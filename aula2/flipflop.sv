==> flow/design.v <==
package ex_type_pkg ;
  typedef enum logic [2:0] 
  { HLT, SKZ, ADD, 
AND, XOR, LDA, STO, JMP } opcode_e ;
endpackage : ex_type_pkg
module gates #(parameter WIDTH = 32)(clk, entradaJ, entradaK, saidaQ, saidaQN);
input clk;
input [WIDTH-1:0]entradaJ, entradaK;
output logic[WIDTH:0] saidaQ, saidaQN;
always_ff @(posedge clk)
begin
	if ((entradaJ==4'b0000) && (entradaK == 4'b0000))
		begin
			saidaQ <= saidaQ;
			saidaQN <= saidaQN;
		end
	else if
	((entradaJ==4'b0001) && (entradaK == 4'b0000))
		begin
			saidaQ <= 4'b0001;
			saidaQN <= 4'b0000;
		end
	else if
	((entradaJ==4'b0000) && (entradaK == 4'b0001))
		begin
			saidaQ <= 4'b0000;
			saidaQN <= 4'b0001;
		end
	else
		begin
			saidaQ <= saidaQ;
			saidaQN <= saidaQN;
		end
end
endmodule: gates
# == Step by step through the tools: gates ==
# The steps from the RTL of gates to its reports follow in flow order.
# Lines are those of the file above, counted from 1.
# Operators carry their Yosys type and port widths (W data, S select, Z words).
# Library cell names are shortened.
# A cell with n/a has no value.
# design
top,gates
clock_port,clk
library,sky130hd
lib_corner,tt_025C_1v80

# == After elaboration ==
# Counts by Yosys on the flattened word-level netlist (proc, flatten, opt, wreduce; memories kept). Register bits leave out memories and registers merged into their read ports (data or address). Print and check cells are left out. Cells with the same type and inputs are merged into one.
# op_classes
n_logic,1
eq_ne,2
muxes,2
reduce_and_logical,7
# ops
op,count
$eq A32 B1 Y1 const B,2
$logic_not A32 Y1,2
$logic_and A1 B1 Y1,3
$reduce_and A2 Y1,1
$reduce_bool A2 Y1,1
$mux W1,2
$not A1 Y1,1
# bits
register_bits,2
in_bits,65
word_cells,14
out_inout_bits,66

# == Depth ==
# Yosys ltp: most cells in a row. Word level: on the elaborated netlist, between registers, memories and ports. Mapped: between sequential cells and ports; inverters and the memories' decode and read muxes count.
# depth
word_depth,4
ABC_AREA,0
depth_mapped,4
ltp_nobuf,4

# == Mapped cells and area ==
# Source: synth_stat.txt of the flow (Yosys; design flattened, memories mapped). It holds for the ABC_AREA given above (unset counts as 0); a run with the other value may have another netlist.
# synth_totals
buffers,64
ffs,2
sequential_area_mm2,0.0000601
area_mm2,0.0007119
cell_count,92
# types
type,count,type_area_um2
buf_4,64,480.461
nor4_1,15,93.84
edfxtp_1,2,60.058
nand4_1,4,25.024
nor4_2,1,12.512
and3b_1,1,8.758
xor2_1,1,8.758
and2_2,1,7.507
nand3b_1,1,7.507
conb_1,1,3.754
nor2_1,1,3.754

# == Worst setup path after synthesis ==
# OpenSTA on the mapped netlist: ideal clock, no wires. The path of least setup slack (recovery checks aside). Input and output delay are each 20% of the period. Register names are those of the netlist, which keeps one name where synthesis merged equal registers.
# synth_path
path_kind,input to register
from,input port entradaJ[1]
to,register saidaQN[0]
in_delay_ps,328
setup_slack_ps,136
path_buffers,0
required_time_ps,1347
setup_time_ps,293
path_delay_ps,1176
driving_pins,4
arrival_time_ps,1211
period_ps,1640
launch_ps,328
synth_period_reached_ps,1504
# "path_delay_ps" is the arrival time less input delay plus setup time.
# "driving_pins": output pins that drive a net of the path, with the launching flip-flop's if there is one; two outputs of one cell count as two.
# "synth_period_reached_ps" = period - worst setup slack (recovery checks aside). The figure is calculated, with input and output delays left at 20% of the set period.
# The rows between start and end are the longest chain of elaborated cells between them; the timing report does not say that the signal goes this way. Where chains are equally long, one stands for them.
# A line is the first line of the expression or statement that the cell stems from. Yosys adds cells for indexed reads and writes and turns some case tables into memories.
# At most two assigning lines are given for a register; there are more.
# The path ends at the enable pin of a flip-flop; only ways to that pin are counted.
# synth_between
cell_sequence,nor4_1 > nand4_1 > nor4_2 > and2_2
elab_chain_len,4
cells_between,8
classes_between,eq/ne: 1; logic: 1; reduce/logical: 6
# synth_lines
item,line_no,source
start: declaration,8,"input [WIDTH-1:0]entradaJ, entradaK;"
$logic_not A32 Y1,12,if ((entradaJ==4'b0000) && (entradaK == 4'b0000))
$logic_and A1 B1 Y1,12,
$not A1 Y1,n/a,
$reduce_and A2 Y1,n/a,
end: assignment,15,saidaQN <= saidaQN;
end: assignment,32,saidaQN <= saidaQN;
end: declaration,9,"output logic[WIDTH:0] saidaQ, saidaQN;"

# Stored flow runs of gates (2 of them; Yosys, OpenROAD, sky130hd). They differ in their settings and are not a sequence. Constraints: input delay and output delay 20% of the set period each, output load 0.01 pF.
# Settings: . = not set for that run.
stored run,period_ns,CORE_UTILIZATION,SETUP_SLACK_MARGIN,PLACE_DENSITY_LB_ADDON,CORE_MARGIN,CELL_PAD_IN_SITES_GLOBAL_PLACEMENT,CELL_PAD_IN_SITES_DETAIL_PLACEMENT,GPL_ROUTABILITY_DRIVEN,SLEW_MARGIN,CAP_MARGIN,GPL_TIMING_DRIVEN,CTS_CLUSTER_SIZE,CTS_CLUSTER_DIAMETER,MIN_ROUTING_LAYER,MAX_ROUTING_LAYER
job 1,1.06,46,0.0,0.17,9,3,2,1,10,20,.,.,.,.,.
job 2,2.01,69,0.3,0.13,2,1,.,0,20,20,0,96,139,met2,met5
# Job 1: no results, placement failed with FLW-0024
# Job 2: no results, placement failed with FLW-0024
